==> flow/design.v <==
module led (
    input sys_clk,
    input sys_rst_n,
    output reg [5:0] led
);
reg [23:0] counter;
always @(posedge sys_clk or negedge sys_rst_n) begin
    if (!sys_rst_n)
        counter <= 24'd0;
    else if (counter < 24'd1349_9999)
        counter <= counter + 1'b1;
    else
        counter <= 24'd0;
end
always @(posedge sys_clk or negedge sys_rst_n) begin
    if (!sys_rst_n)
        led <= 6'b111110;
    else if (counter == 24'd139_9999)
        led[5:0] <= {led[4:0], led[5]};
    else
        led <= led;
end
endmodule
Reports on led --
The steps from the RTL of led to its reports follow in flow order. Lines are those of the file above, counted from 1. Library cell names are shortened. The mark - stands for no value.
Design: design top led, clock port sys_clk, library sky130hd, corner tt_025C_1v80

Word-level counts --
Source: Yosys, flattened and elaborated, memories not mapped. Widths are those after wreduce; folded enables and synchronous resets count as part of the registers. Registers that Yosys merges into a memory's read port (data or address) are not register bits. Print and check cells do not count. Equal cells are merged and count once.
Cells by class: mux-type cells 1, equal/unequal tests 1, magnitude comparators 1, add/subtract/negate cells 1
Operators with widths (count):
- adder 24 x 1 -> 24 bit with constant B | 1
- equality test 24 x 21 -> 1 bit with constant B | 1
- less-than comparator 24 bit with constant B | 1
- two-way mux 24 bit | 1
Bit counts: input bits 2, bits in registers 30, output and inout port bits 6, elaborated cells 6

Depth --
Depth = most cells in a row (Yosys ltp): at word level without a register or memory, in the mapped netlist without a sequential cell, where the memories' decode and read muxes count.
Depth: depth in word-level cells 2, ABC_AREA 1, gate-level depth with buffers 9, mapped depth without buffers 9

After synthesis --
The flow's flattened synthesis, as Yosys stat reports it; memories are mapped. The netlist is that of the ABC_AREA named above (0 if unset); the other value can give another one. The area totals of this step are shown rounded.
Mapped netlist: area of sequential cells 757 um^2, buffers 2, cell count 243, mapped area 1820 um^2, mapped flip-flops 30
Cells by type (count):
- dfrtp_1 | 25
- nand2_1 | 71
- nor2_1 | 42
- dfstp_2 | 5
- nor2_2 | 17
- nand3_1 | 19
- inv_1 | 21
- xor2_1 | 9
- nor2_4 | 6
- nand2_2 | 7
- xnor2_1 | 3
- nand2_4 | 2
- buf_12 | 1
- o21bai_1 | 2
- ha_1 | 1
- buf_6 | 1
- a21oi_1 | 2
- nor3_1 | 2
Other cell types: 6; their cells: 7.

Timing after synthesis --
Path of least setup slack by OpenSTA after synthesis, without wires, with an ideal clock, recovery checks aside; 20% of the period is set as input and as output delay. Where synthesis merged equal registers, the netlist keeps one of their names.
Path post-synthesis: path kind register to register, from register counter[0], to register led[0], arrival 1.267 ns, delay of the path 1.384 ns, setup slack 0.806 ns, time at the first pin 0.000 ns, period 2.19 ns, data required time 2.073 ns, stages on the path 9, synthesis period reached 1.384 ns
"delay of the path" is the arrival time less input delay plus setup time. "stages on the path": output pins that drive a net of the path, with the launching flip-flop's if there is one; two outputs of one cell count as two. "synthesis period reached" = period - worst setup slack (recovery checks aside). The figure is calculated, with input and output delays left at 20% of the set period. Between the ends stands the longest chain of elaborated cells between them, by number of cells; it is not shown to be the way that was timed. Of several equally long chains one is given. Each line given opens the expression or statement behind the cell; cells for indexed reads and writes are added by Yosys, which also makes memories of some case tables. At most two assigning lines are given for a register; there are more.
Between the ends, post-synthesis: cells stage by stage dfrtp_1 > ha_1 > nand2_2 > nor2_4 > nand4_1 > nor2_4 > nand2_4 > nand2_1 > nand2_1, length of the longest elaborated chain 1, elaborated cells between the ends (all ways) 1, source lines of those cells 1
Ends and longest elaborated chain, post-synthesis:
- start, declared | RTL line 6 | reg [23:0] counter;
- start, assigned | RTL line 9 | counter <= 24'd0;
- start, assigned | RTL line 11 | counter <= counter + 1'b1;
- equality test 24 x 21 -> 1 bit | RTL line 18 | else if (counter == 24'd139_9999)
- end, assigned | RTL line 19 | led[5:0] <= {led[4:0], led[5]};
- end, assigned | RTL line 21 | led <= led;
- end, declared | RTL line 4 | output reg [5:0] led

Worst path after layout --
From the final timing report of job 1: the path of least setup slack in the routed layout; clock arrival at registers is part of the times.
Path post-layout: path kind register to output, from register led[5], to output port led[5], time at the first pin 0.28 ns, stages on the path 2, setup slack 1.80 ns, period 3.96 ns, arrival 1.37 ns, data required time 3.17 ns
At most two assigning lines are given for a register; there are more.
Between the ends, post-layout: cells stage by stage dfstp_2 > clkdlybuf4s50_1, length of the longest elaborated chain 0, elaborated cells between the ends (all ways) 0, source lines of those cells 0
Ends and longest elaborated chain, post-layout:
- start, declared | RTL line 4 | output reg [5:0] led
- start, assigned | RTL line 19 | led[5:0] <= {led[4:0], led[5]};
- start, assigned | RTL line 21 | led <= led;
- end, declared | RTL line 4

Memo
Re: implementation data of led

Measured results for led: 2 stored runs of the Yosys and OpenROAD flow on sky130hd. The settings differ; the order carries no meaning. The constraints put input and output delay at 20% of the set period each and load the outputs with 0.01 pF.
By "clock period achieved" is meant the clock period of the run minus its worst setup slack. This is arithmetic on one report: input and output delays are still those of the set period (20% each).
By "critical path time" is meant the share of the clock period that the worst setup path is allowed (20% is reserved at inputs, 20% at outputs), minus its slack. Clock arrival times at its registers enter into it.
By "power" is meant OpenSTA's value without simulated activity: inputs other than the clock are taken to toggle once in ten clock periods, and the tool carries that through the logic.
The measured numbers are rounded.

[job 1] flow files
==> flow/run.sh <==
#!/bin/bash
# the make line also repeats the synthesis and layout settings of config.mk as NAME=value (left out here)
make -C /OpenROAD-flow-scripts/flow DESIGN_CONFIG=/design/flow/config.mk WORK_HOME=/design/flow/orfs CLKGATE_MAP_FILE= finish
==> flow/config.mk <==
export PLATFORM = sky130hd
export DESIGN_NAME = led
export DESIGN_NICKNAME = led
export VERILOG_FILES = /design/flow/design.v
export SDC_FILE = /design/flow/constraint.sdc
export NUM_CORES = 4
export LEC_CHECK = 0
export ABC_AREA = 1
export CAP_MARGIN = 20
export CELL_PAD_IN_SITES_DETAIL_PLACEMENT = 2
export CORE_MARGIN = 3
export CORE_UTILIZATION = 15
export CTS_CLUSTER_DIAMETER = 399
export SLEW_MARGIN = 20
==> flow/constraint.sdc <==
create_clock -name core_clock -period 3.96 [get_ports {sys_clk}]
set_input_delay 0.7920 -clock core_clock [delete_from_list [all_inputs] [get_ports {sys_clk}]]
set_output_delay 0.7920 -clock core_clock [all_outputs]
set_load 0.01 [all_outputs]

[job 1] result: power 747 uW; clock period achieved 2.161 ns; worst hold slack after layout 0.478 ns; standard-cell area after routing 2210 um^2; final setup TNS 0.000 ns; worst slack on setup checks 1.80 ns; critical path time 1.37 ns; critical path type register to output; mapped cell area after synthesis 1820 um^2; utilization 18.9%; die area 13500 um^2

[job 2] flow files
==> flow/run.sh <==
#!/bin/bash
# the make line also repeats the synthesis and layout settings of config.mk as NAME=value (left out here)
make -C /OpenROAD-flow-scripts/flow DESIGN_CONFIG=/design/flow/config.mk WORK_HOME=/design/flow/orfs CLKGATE_MAP_FILE= finish
==> flow/config.mk <==
export PLATFORM = sky130hd
export DESIGN_NAME = led
export DESIGN_NICKNAME = led
export VERILOG_FILES = /design/flow/design.v
export SDC_FILE = /design/flow/constraint.sdc
export NUM_CORES = 4
export LEC_CHECK = 0
export ABC_AREA = 0
export CAP_MARGIN = 20
export CELL_PAD_IN_SITES_DETAIL_PLACEMENT = 1
export CORE_ASPECT_RATIO = 1.6
export CORE_MARGIN = 2
export CORE_UTILIZATION = 60
export GPL_ROUTABILITY_DRIVEN = 1
export GPL_TIMING_DRIVEN = 0
export HOLD_SLACK_MARGIN = 0.21
export MAX_ROUTING_LAYER = met4
export PLACE_DENSITY_LB_ADDON = 0.24
export SLEW_MARGIN = 20
==> flow/constraint.sdc <==
create_clock -name core_clock -period 4.31 [get_ports {sys_clk}]
set_input_delay 0.8620 -clock core_clock [delete_from_list [all_inputs] [get_ports {sys_clk}]]
set_output_delay 0.8620 -clock core_clock [all_outputs]
set_load 0.01 [all_outputs]

[job 2] result: power 549 uW; clock period achieved 2.614 ns; worst hold slack after layout 0.544 ns; standard-cell area after routing 1780 um^2; final setup TNS 0.000 ns; worst slack on setup checks 1.70 ns; critical path time 2.61 ns; critical path type register to register; mapped cell area after synthesis 1580 um^2; utilization 71.2%; die area 3070 um^2
